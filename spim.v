==> flow/design.v <==
`timescale 1ns / 1ps
module spim(
    input wire clk,
    input wire rst,
    input wire start,
    input wire [1:0] mode,
    input wire [7:0] txdata,
    output reg [7:0] rxdata,
    output reg sclk,
    output reg ss,
    output reg mosi,
    input wire miso,
    output reg finish
    );
    wire cpol = (mode == 2 || mode == 3);
    wire cpha = (mode == 1 || mode == 3);
    wire sample_on_pos = (mode == 2'b00 || mode == 2'b11);
    wire shift_on_pos  = (mode == 2'b01 || mode == 2'b10);
    localparam st_idle  = 2'd0;
    localparam st_load  = 2'd1;
    localparam st_shift = 2'd2;
    localparam st_done  = 2'd3;
    reg [1:0] state, nextstate;
    reg [3:0] div_cnt;
    reg prev_sclk;
    reg [7:0] tx_shift;
    reg [7:0] rx_shift;
    reg [3:0] bit_cnt;
    reg start_d, start_edge;
    always @(posedge clk) begin
        if (rst) begin
            start_d <= 1'b0;
            start_edge <= 1'b0;
        end else begin
            start_d <= start;
            start_edge <= ~start_d & start;
        end
    end
    always @(posedge clk) begin
        if (rst) begin
            div_cnt <= 0;
            sclk <= cpol;
        end else begin
            if (state == st_shift) begin
                if (div_cnt == 1) begin  
                    div_cnt <= 0;
                    sclk <= ~sclk;
                end else begin
                    div_cnt <= div_cnt + 1;
                end
            end else begin
                div_cnt <= 0;
                sclk <= cpol;
            end
        end
    end
    always @(posedge clk) begin
        if (rst)
            prev_sclk <= cpol;
        else
            prev_sclk <= sclk;
    end
    wire sclk_posedge = (~prev_sclk & sclk);
    wire sclk_negedge = (prev_sclk & ~sclk);
    always @(*) begin
        nextstate = state;
        case(state)
            st_idle:  if (start_edge) nextstate = st_load;
            st_load:  nextstate = st_shift;
            st_shift: if (bit_cnt == 4'd8 && 
                          ((sample_on_pos && sclk_posedge) || 
                           (!sample_on_pos && sclk_negedge))) 
                          nextstate = st_done;
            st_done:  nextstate = st_idle;
        endcase
    end
    always @(posedge clk) begin
        if (rst) begin
            state <= st_idle;
            ss <= 1'b1;
            mosi <= 1'b0;
            bit_cnt <= 0;
            rxdata <= 0;
            tx_shift <= 0;
            rx_shift <= 0;
            finish <= 0;
        end else begin
            state <= nextstate;
            finish <= 0;
            case(nextstate)
                st_idle: begin
                    ss <= 1'b1;
                    bit_cnt <= 0;
                end
                st_load: begin
                    ss <= 1'b0;
                    tx_shift <= txdata;
                    rx_shift <= 0;
                    bit_cnt <= 0;
                    mosi <= txdata[7];
                end
                st_shift: begin
                    if (mode == 2'b00) begin
                        if (sclk_posedge) begin
                            rx_shift <= {rx_shift[6:0], miso};
                            bit_cnt <= bit_cnt + 1;
                        end
                        if (sclk_negedge) begin
                            tx_shift <= {tx_shift[6:0], 1'b0};
                            mosi <= tx_shift[6];
                        end
                    end 
                    else if (mode == 2'b01) begin
                        if (sclk_negedge) begin
                            rx_shift <= {rx_shift[6:0], miso};
                            bit_cnt <= bit_cnt + 1;
                        end
                        if (sclk_posedge) begin
                            tx_shift <= {tx_shift[6:0], 1'b0};
                            mosi <= tx_shift[6];
                        end
                    end 
                    else if (mode == 2'b10) begin
                        if (sclk_negedge) begin
                            rx_shift <= {rx_shift[6:0], miso};
                            bit_cnt <= bit_cnt + 1;
                        end
                        if (sclk_posedge) begin
                            tx_shift <= {tx_shift[6:0], 1'b0};
                            mosi <= tx_shift[6];
                        end
                    end 
                    else if (mode == 2'b11) begin
                        if (sclk_posedge) begin
                            rx_shift <= {rx_shift[6:0], miso};
                            bit_cnt <= bit_cnt + 1;
                        end
                        if (sclk_negedge) begin
                            tx_shift <= {tx_shift[6:0], 1'b0};
                            mosi <= tx_shift[7];
                        end
                    end
                end
                st_done: begin
                    ss <= 1'b1;
                    rxdata <= rx_shift;
                    finish <= 1'b1;
                end
            endcase
        end
    end
endmodule
# == Reports on spim ==
# Tool output for the design above, in the order of the flow.
# Line numbers count from 1 in the design file above.
# A cell with - has no value.
# inputs
top,spim
clock_port,clk
lib,sky130hd
pvt_corner,tt_025C_1v80

# == Word level ==
# Counts by Yosys on the flattened word-level netlist (proc, flatten, opt, wreduce; memories kept). Register bits leave out memories and registers merged into their read ports (data or address). Print and check cells are left out. Cells with the same type and inputs are merged into one.
# word_totals
wordCells,94
regBits,41
input_bits,14
out_inout_bits,12
# op_classes
n_reduce_logical,19
n_mux,38
n_eq,15
bitwise,7
addsub,2
# op_table
operator,n
2-to-1 mux 8 bit,12
case mux 8 bit (select 2 bit),2
2-to-1 mux 4 bit,6
equality test 2 bit with constant B,6
2-to-1 mux 1 bit,12
!= test 5 bit with constant B,2
adder 4 x 1 -> 4 bit with constant B,2
case mux 4 bit (select 2 bit),1
case mux 2 bit (select 4 bit),1
equality test 2 x 1 -> 1 bit with constant B,3
zero test 2 bit,3
nonzero test 2 bit,3
!= test 3 bit with constant B,2
inverter 1 bit,4
AND reduction 2 bit,2
OR reduction 2 bit,2
equality test 4 x 1 -> 1 bit with constant B,1
equality test 4 bit with constant B,1
AND reduction 4 bit,1
case mux 1 bit (select 2 bit),2
2-to-1 mux 2 bit,2
bitwise AND 1 bit,3
logical AND 1 bit,3
logical OR 1 bit,3
OR reduction 3 bit,1
zero test 1 bit,1

# == Longest topological paths ==
# Longest topological path by Yosys (ltp), each cell counted once; first at word level (registers and memories cut), then after technology mapping (sequential cells cut; the memories' decode and read muxes count).
# logic_depth
depth_word,12
abc_area,0
depth_mapped,12
depth_no_buf,11

# == After synthesis ==
# Source: synth_stat.txt of the flow (Yosys; design flattened, memories mapped). It holds for the ABC_AREA given above (unset counts as 0); a run with the other value may have another netlist.
# mapped
mapped_area_mm2,0.0021108
stdcells,220
buf_cells,7
flip_flops,45
# types
cell,n
sky130_fd_sc_hd__dfxtp_1,44
sky130_fd_sc_hd__ha_1,13
sky130_fd_sc_hd__mux2i_1,15
sky130_fd_sc_hd__nor2_1,38
sky130_fd_sc_hd__nor2b_1,12
sky130_fd_sc_hd__a22o_1,8
sky130_fd_sc_hd__o221a_2,6
sky130_fd_sc_hd__nand2b_1,8
sky130_fd_sc_hd__inv_1,9
sky130_fd_sc_hd__nand2_1,9
sky130_fd_sc_hd__edfxtp_1,1
sky130_fd_sc_hd__a21oi_1,5
sky130_fd_sc_hd__or3_1,4
sky130_fd_sc_hd__a211oi_4,1
sky130_fd_sc_hd__nand3_1,4
sky130_fd_sc_hd__o21ai_0,4
sky130_fd_sc_hd__a211o_1,2
sky130_fd_sc_hd__a2111oi_2,1
# Other cell types: 29; their cells: 36.

# == Path before layout ==
# OpenSTA on the mapped netlist: ideal clock, no wires. The path of least setup slack (recovery checks aside). Input and output delay are each 20% of the period. Register names are those of the netlist, which keeps one name where synthesis merged equal registers.
# synth_path
path_kind,input-to-reg
start,input port mode[0]
end,register mosi
setup_time_ns,0.086
tclk_ns,5.59
setup_slack_ns,2.034
arrival_time_ns,3.470
t_first_pin_ns,1.118
required_time_ns,5.504
delay_ns,2.438
path_stages,11
period_less_setup_slack_ns,3.556
# "delay_ns" is the arrival time less input delay plus setup time.
# "path_stages": output pins that drive a net of the path, with the launching flip-flop's if there is one; two outputs of one cell count as two.
# "period_less_setup_slack_ns" = period - worst setup slack (recovery checks aside). The figure is calculated, with input and output delays left at 20% of the set period.
# Between the ends stands the longest chain of elaborated cells between them, by number of cells; it is not shown to be the way that was timed. Of several equally long chains one is given.
# A line is the first line of the expression or statement that the cell stems from. Yosys adds cells for indexed reads and writes and turns some case tables into memories.
# A register here has more assigning lines than the two given.
# synth_via
path_cell_list,sky130_fd_sc_hd__inv_1 > sky130_fd_sc_hd__ha_1 > sky130_fd_sc_hd__or3b_1 > sky130_fd_sc_hd__a2111oi_2 > sky130_fd_sc_hd__o22ai_1 > sky130_fd_sc_hd__nand2b_1 > sky130_fd_sc_hd__ha_1 > sky130_fd_sc_hd__clkbuf_1 > sky130_fd_sc_hd__o211ai_1 > sky130_fd_sc_hd__and3_1 > sky130_fd_sc_hd__a211oi_1
elab_chain_len,11
# synth_lines
element,line_no,source
from (decl),6,"input wire [1:0] mode,"
zero test 2 bit,17,wire sample_on_pos = (mode == 2'b00 || mode == 2'b11);
logical OR 1 bit,17,
zero test 1 bit,72,(!sample_on_pos && sclk_negedge)))
logical AND 1 bit,72,
logical OR 1 bit,71,((sample_on_pos && sclk_posedge) ||
logical AND 1 bit,70,st_shift: if (bit_cnt == 4'd8 &&
2-to-1 mux 2 bit,70,
case mux 2 bit (select 4 bit),67,case(state)
equality test 2 bit,90,case(nextstate)
nonzero test 2 bit,-,
AND reduction 4 bit,-,
to (assign),100,mosi <= txdata[7];
to (assign),110,mosi <= tx_shift[6];
to (decl),11,"output reg mosi,"

# == Path in the finished layout ==
# Path of least setup slack in the final report of entry A (OpenROAD, finished layout, wires in). Where an end is a register, its clock arrival counts in the times.
# layout_path
path_kind,input-to-reg
start,input port mode[0]
end,register tx_shift[4]
required_time_ns,2.28
arrival_time_ns,2.81
tclk_ns,2.04
t_first_pin_ns,0.41
setup_time_ns,0.05
path_stages,13
setup_slack_ns,-0.53
# Between the ends stands the longest chain of elaborated cells between them, by number of cells; it is not shown to be the way that was timed. Of several equally long chains one is given.
# A register here has more assigning lines than the two given.
# layout_via
path_cell_list,sky130_fd_sc_hd__buf_8 > sky130_fd_sc_hd__inv_4 > sky130_fd_sc_hd__ha_4 > sky130_fd_sc_hd__or3b_4 > sky130_fd_sc_hd__a2111oi_4 > sky130_fd_sc_hd__o22ai_1 > sky130_fd_sc_hd__nand2b_1 > sky130_fd_sc_hd__ha_4 > sky130_fd_sc_hd__o41a_1 > sky130_fd_sc_hd__buf_6 > sky130_fd_sc_hd__nor2_4 > sky130_fd_sc_hd__a21oi_4 > sky130_fd_sc_hd__o221a_2
elab_chain_len,11
# layout_lines
element,line_no,source
from (decl),6,"input wire [1:0] mode,"
zero test 2 bit,17,wire sample_on_pos = (mode == 2'b00 || mode == 2'b11);
logical OR 1 bit,17,
zero test 1 bit,72,(!sample_on_pos && sclk_negedge)))
logical AND 1 bit,72,
logical OR 1 bit,71,((sample_on_pos && sclk_posedge) ||
logical AND 1 bit,70,st_shift: if (bit_cnt == 4'd8 &&
2-to-1 mux 2 bit,70,
case mux 2 bit (select 4 bit),67,case(state)
equality test 2 bit,90,case(nextstate)
nonzero test 2 bit,-,
AND reduction 2 bit,-,
to (assign),97,tx_shift <= txdata;
to (assign),109,"tx_shift <= {tx_shift[6:0], 1'b0};"
to (decl),26,reg [7:0] tx_shift;

Data sheet: physical implementation of spim

Below are 2 stored runs of the flow (Yosys, OpenROAD; platform sky130hd) on spim, each with its settings and what was measured, unordered. Constraints: input delay and output delay 20% of the set period each, output load 0.01 pF.
By "period_less_ws_ns" is meant the clock period of the run minus its worst setup slack. This is arithmetic on one report: input and output delays are still those of the set period (20% each).
"worst_setup_path_time_ns" means the part of the period allowed to the worst setup path (the constraints hold back 20% at inputs and 20% at outputs) less its slack; where the path has registers, the arrival times of their clocks count too.
"power_total_mw" rests on the timing tool's default activity at the inputs, not on a simulated workload.

Entry A, flow files:
==> flow/run.sh <==
#!/bin/bash
# the make line also repeats the synthesis and layout settings of config.mk as NAME=value (left out here)
make -C /OpenROAD-flow-scripts/flow DESIGN_CONFIG=/design/flow/config.mk WORK_HOME=/design/flow/orfs CLKGATE_MAP_FILE= finish
==> flow/config.mk <==
export PLATFORM = sky130hd
export DESIGN_NAME = spim
export DESIGN_NICKNAME = spim
export VERILOG_FILES = /design/flow/design.v
export SDC_FILE = /design/flow/constraint.sdc
export NUM_CORES = 4
export LEC_CHECK = 0
export CAP_MARGIN = 20
export CORE_MARGIN = 2
export CORE_UTILIZATION = 40
export SLEW_MARGIN = 20
==> flow/constraint.sdc <==
create_clock -name core_clock -period 2.04 [get_ports {clk}]
set_input_delay 0.4080 -clock core_clock [delete_from_list [all_inputs] [get_ports {clk}]]
set_output_delay 0.4080 -clock core_clock [all_outputs]
set_load 0.01 [all_outputs]

==> results of entry A, as CSV <==
result,value
synthArea_mm2,0.0021108
die_footprint_mm2,0.0058737
final_cell_area_mm2,0.0030642
final_util_frac,0.6
setup_ws_ns,-0.527
setup_tns_ns,-13.062
worst_hold_slack_ns,0.383
power_total_mw,1.891
period_less_ws_ns,2.567
worst_setup_path_time_ns,2.16
timing.worst_path_kind,"input-to-reg"

Entry B, flow files:
==> flow/run.sh <==
#!/bin/bash
# the make line also repeats the synthesis and layout settings of config.mk as NAME=value (left out here)
make -C /OpenROAD-flow-scripts/flow DESIGN_CONFIG=/design/flow/config.mk WORK_HOME=/design/flow/orfs CLKGATE_MAP_FILE= finish
==> flow/config.mk <==
export PLATFORM = sky130hd
export DESIGN_NAME = spim
export DESIGN_NICKNAME = spim
export VERILOG_FILES = /design/flow/design.v
export SDC_FILE = /design/flow/constraint.sdc
export NUM_CORES = 4
export LEC_CHECK = 0
export CAP_MARGIN = 20
export CELL_PAD_IN_SITES_GLOBAL_PLACEMENT = 1
export CORE_MARGIN = 2
export CORE_UTILIZATION = 35
export GPL_ROUTABILITY_DRIVEN = 1
export PLACE_DENSITY_LB_ADDON = 0.16
export SETUP_SLACK_MARGIN = 1.31
export SLEW_MARGIN = 20
==> flow/constraint.sdc <==
create_clock -name core_clock -period 4.48 [get_ports {clk}]
set_input_delay 0.8960 -clock core_clock [delete_from_list [all_inputs] [get_ports {clk}]]
set_output_delay 0.8960 -clock core_clock [all_outputs]
set_load 0.01 [all_outputs]

==> results of entry B, as CSV <==
result,value
synthArea_mm2,0.0021108
die_footprint_mm2,0.0066684
final_cell_area_mm2,0.0027414
final_util_frac,0.466
setup_ws_ns,1.384
setup_tns_ns,0.000
worst_hold_slack_ns,0.388
power_total_mw,0.8349
period_less_ws_ns,3.096
worst_setup_path_time_ns,2.20
timing.worst_path_kind,"input-to-reg"
